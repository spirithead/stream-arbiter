==> flow/design.v <==
module comp2s#(
    parameter T_QOS__WIDTH = 4,
              STREAM_COUNT = 2
    )(
    input logic  clk,
    input logic  rst_n,
    input logic  can_calc,
    input logic  s_valid_i1,
    input logic  in_serv1,
    input logic  s_valid_i2,
    input logic  in_serv2,
    input logic  [T_QOS__WIDTH-1:0] X1,
    input logic  [$clog2(STREAM_COUNT):0] indexX1,
    input logic  [T_QOS__WIDTH-1:0] X2,
    input logic  [$clog2(STREAM_COUNT):0] indexX2,
    output logic [T_QOS__WIDTH-1:0] Y,
    output logic [$clog2(STREAM_COUNT):0] indexY,
    output logic [$clog2(STREAM_COUNT):0] index0Y
    );
always@(posedge clk, posedge rst_n) begin
    if(rst_n) begin
        Y <= 0;
        indexY <= STREAM_COUNT;
        index0Y <= STREAM_COUNT;
    end
    else begin
        if(can_calc) begin
            if ((X1 >= X2) && (s_valid_i1 && ~in_serv1 && s_valid_i2 && ~in_serv2) 
                || ((s_valid_i1 && ~in_serv1) && (~s_valid_i2 || in_serv2))) begin
                Y = X1;
                indexY = indexX1;
            end
            else if ((X1 < X2) && (s_valid_i1 && ~in_serv1 && s_valid_i2 && ~in_serv2)
                || ((s_valid_i2 && ~in_serv2) && (~s_valid_i1 || in_serv1))) begin
                Y = X2;
                indexY = indexX2;
            end
            else begin
                Y = 0;
                indexY = STREAM_COUNT;
            end
            if(s_valid_i1 && ~in_serv1 && s_valid_i2 && ~in_serv2)begin 
                if(X1 == 0 && X2 == 0)begin 
                    if(indexX1 <= indexX2) index0Y = indexX1;
                    else index0Y = indexX2;
                end
                else begin
                    if(X1 == 0) index0Y = indexX1; 
                    else if(X2 == 0) index0Y = indexX2; 
                    else index0Y = STREAM_COUNT; 
                end
            end
            else if(s_valid_i1 && ~in_serv1 && X1 == 0) index0Y = indexX1;
            else if(s_valid_i2 && ~in_serv2 && X2 == 0) index0Y = indexX2;
            else index0Y = STREAM_COUNT;
        end
    end
end
endmodule
From RTL to reports: comp2s. Tool output for the design above, in the order of the flow. Line numbers count from 1 in the design file above. Operators carry their Yosys type and port widths (W data, S select, Z words). Library cell names are shortened. A cell with -- has no value.

Top: comp2s. Clock: clk. Standard-cell library: sky130hd. Corner: tt_025C_1v80.

Elaborated design. Counts by Yosys on the flattened word-level netlist (proc, flatten, opt, wreduce; memories kept). Register bits leave out memories and registers merged into their read ports (data or address); mux counts leave out enables and synchronous resets folded into registers. Print and check cells are left out. Cells with the same type and inputs are merged into one.

For magnitude comparators the number is 3. Under bitwise operators stands 4. The entry for mux-type cells reads 11. Under reduce/logical cells stands 17.

Operators with widths (count): $mux W2 (9); $logic_and A1 B1 Y1 (11); $logic_not A4 Y1 (2); $mux W4 (2); $logic_or A1 B1 Y1 (4); $not A1 Y1 (4); $ge A4 B4 Y1 (1); $lt A4 B4 Y1 (1); $le A2 B2 Y1 (1).

Under flip-flop bits (word level) stands 8. For bits of input ports the number is 19.

Longest topological paths. Yosys ltp: most cells in a row. Word level: on the elaborated netlist, between registers, memories and ports. Mapped: between sequential cells and ports; inverters and the memories' decode and read muxes count.

For depth after elaboration the number is 8. The entry for ABC_AREA reads 1. The entry for gate-level depth with buffers reads 11. The figure for mapped depth without buffers is 11.

After synthesis. Yosys stat after the flow's synthesis: flattened, memories mapped to cells. It holds for the ABC_AREA given above (unset counts as 0); a run with the other value may have another netlist. The area totals of this step are shown rounded.

Cell types: nand2_1 (count 53, total area 198.941 um^2); dfrtp_1 (count 6, total area 150.144 um^2); inv_1 (count 22, total area 82.579 um^2); ha_1 (count 6, total area 75.072 um^2); nand3_1 (count 15, total area 75.072 um^2); nor2_1 (count 15, total area 56.304 um^2); dfstp_2 (count 2, total area 52.55 um^2); nor2_2 (count 4, total area 25.024 um^2); nor2_8 (count 1, total area 20.019 um^2); nand3_4 (count 1, total area 17.517 um^2); nand2_2 (count 2, total area 12.512 um^2); buf_6 (count 1, total area 11.261 um^2); nand2_4 (count 1, total area 11.261 um^2); nor2_4 (count 1, total area 11.261 um^2); o21ai_0 (count 2, total area 10.01 um^2); a21oi_2 (count 1, total area 8.758 um^2); o21bai_1 (count 1, total area 7.507 um^2); inv_4 (count 1, total area 6.256 um^2).

Other cell types: 2; their cells: 2.

The figure for mapped area is 842 um^2. The figure for sequential part of the area is 203 um^2. The figure for buffer cells is 1. The figure for mapped cells is 137. The entry for mapped flip-flops reads 8.

Worst setup path after synthesis. Path of least setup slack by OpenSTA after synthesis, without wires, with an ideal clock, recovery checks aside; 20% of the period is set as input and as output delay. Where synthesis merged equal registers, the netlist keeps one of their names.

Path type: input to register. Start point: in X2[3]. End point: reg Y[0]. The figure for library setup time is 0.116 ns. The figure for period is 2.2 ns. The figure for external input delay is 0.440 ns. Under data arrival time stands 1.326 ns. The figure for delay of the path is 1.002 ns. Under path slack stands 0.758 ns. Under stages stands 11. For path buffers the number is 0. The figure for period reached after synthesis is 1.442 ns.

"delay of the path" = arrival - input delay + setup time. "stages": output pins that drive a net of the path, with the launching flip-flop's if there is one; two outputs of one cell count as two. "period reached after synthesis" is the clock period less the worst setup slack; recovery checks do not enter. This is arithmetic on one report: input and output delays are still those of the set period (20% each). Between the ends stands the longest chain of elaborated cells between them, by number of cells; it is not shown to be the way that was timed. Of several equally long chains one is given. Each line given opens the expression or statement behind the cell; cells for indexed reads and writes are added by Yosys, which also makes memories of some case tables. A register here has more assigning lines than the two given.

Cell sequence: inv_1 > ha_1 > nand2_1 > inv_1 > nand3_1 > nand3_4 > nand2_4 > nand2_1 > nand2_1 > nand2_1 > nand2_1. The entry for cells in the longest elaborated chain reads 5. Under elaborated cells on any way between the ends stands 8. The entry for source lines of those cells reads 2. Those cells by class: compare (2); mux (2); reduce/logical (4).

RTL lines, path post-synthesis: from (decl) (line 14) `input logic  [T_QOS__WIDTH-1:0] X2,`; $lt A4 B4 Y1 (line 33) `else if ((X1 < X2) && (s_valid_i1 && ~in_serv1 && s_valid_i2 && ~in_serv2)`; $logic_and A1 B1 Y1 (line 33); $logic_or A1 B1 Y1 (line 33); $mux W4 (line 33); $mux W4 (line 28) `if ((X1 >= X2) && (s_valid_i1 && ~in_serv1 && s_valid_i2 && ~in_serv2)`; to (assign) (line 22) `Y <= 0;`; to (assign) (line 30) `Y = X1;`; to (decl) (line 16) `output logic [T_QOS__WIDTH-1:0] Y,`.

Path in the finished layout. From the final timing report of job 2: the path of least setup slack in the routed layout; clock arrival at registers is part of the times.

Path type: input to register. Start point: in X2[3]. End point: reg Y[1]. The figure for external input delay is 0.65 ns. Under path slack stands 1.22 ns. Under data arrival time stands 2.17 ns. The figure for period is 3.24 ns. The figure for library setup time is 0.11 ns. For path buffers the number is 1. Under stages stands 12.

Between the ends stands the longest chain of elaborated cells between them, by number of cells; it is not shown to be the way that was timed. Of several equally long chains one is given. A register here has more assigning lines than the two given.

Cell sequence: clkdlybuf4s50_1 > inv_1 > ha_1 > nand2_1 > inv_1 > nand3_1 > nand3_4 > nand2_4 > nand2_1 > nand2_1 > nand2_1 > nand2_1. The entry for cells in the longest elaborated chain reads 5. Under elaborated cells on any way between the ends stands 8. The entry for source lines of those cells reads 2. Those cells by class: compare (2); mux (2); reduce/logical (4).

RTL lines, path post-layout: from (decl) (line 14) `input logic  [T_QOS__WIDTH-1:0] X2,`; $lt A4 B4 Y1 (line 33) `else if ((X1 < X2) && (s_valid_i1 && ~in_serv1 && s_valid_i2 && ~in_serv2)`; $logic_and A1 B1 Y1 (line 33); $logic_or A1 B1 Y1 (line 33); $mux W4 (line 33); $mux W4 (line 28) `if ((X1 >= X2) && (s_valid_i1 && ~in_serv1 && s_valid_i2 && ~in_serv2)`; to (assign) (line 22) `Y <= 0;`; to (assign) (line 30) `Y = X1;`; to (decl) (line 16) `output logic [T_QOS__WIDTH-1:0] Y,`.

# Flow runs of comp2s

Record of 2 stored runs of the RTL-to-layout flow on comp2s, platform sky130hd. The runs are unordered. Constraints: input delay and output delay 20% of the set period each, output load 0.01 pF. "achieved period" means the clock period less the worst setup slack. The figure is calculated, with input and output delays left at 20% of the set period. "time on the worst setup path" is the time allowed to the run's worst setup path (the clock period less input and output delay, where it has them) less its slack. Clock arrival times count: a late capture clock shortens it, a late launch clock lengthens it. "total power after layout" rests on the timing tool's default activity at the inputs, not on a simulated workload. The measured numbers are rounded.

Job 1 has these settings: period_ns 1.79; CORE_UTILIZATION 40; PLACE_DENSITY 0.52; CORE_MARGIN 5; CELL_PAD_IN_SITES_DETAIL_PLACEMENT 2; ABC_AREA 0; GPL_ROUTABILITY_DRIVEN 0; CAP_MARGIN 30; SLEW_MARGIN 10. Outcome: no final report: placement broke off with DPL-0033.

Job 2 has these settings: period_ns 3.24; CORE_UTILIZATION 30; PLACE_DENSITY_LB_ADDON 0.21; CELL_PAD_IN_SITES_GLOBAL_PLACEMENT 3; ABC_AREA 1; CAP_MARGIN 35; SLEW_MARGIN 30; CORE_MARGIN 2. The chip area in the Yosys report reads 842 um^2. The area of the die stands at 3250 um^2. For the standard-cell area of the final layout the run shows 1160 um^2. The utilization in the final report comes to 42.7 %. The worst setup slack after layout comes to 1.22 ns. The measured sum of negative setup slack is 0.000 ns. The measured worst hold slack after layout is 0.468 ns. The total power after layout is 310 µW. The achieved period reads 2.020 ns. For the time on the worst setup path the run shows 1.37 ns. Kind of the worst setup path: input to register.
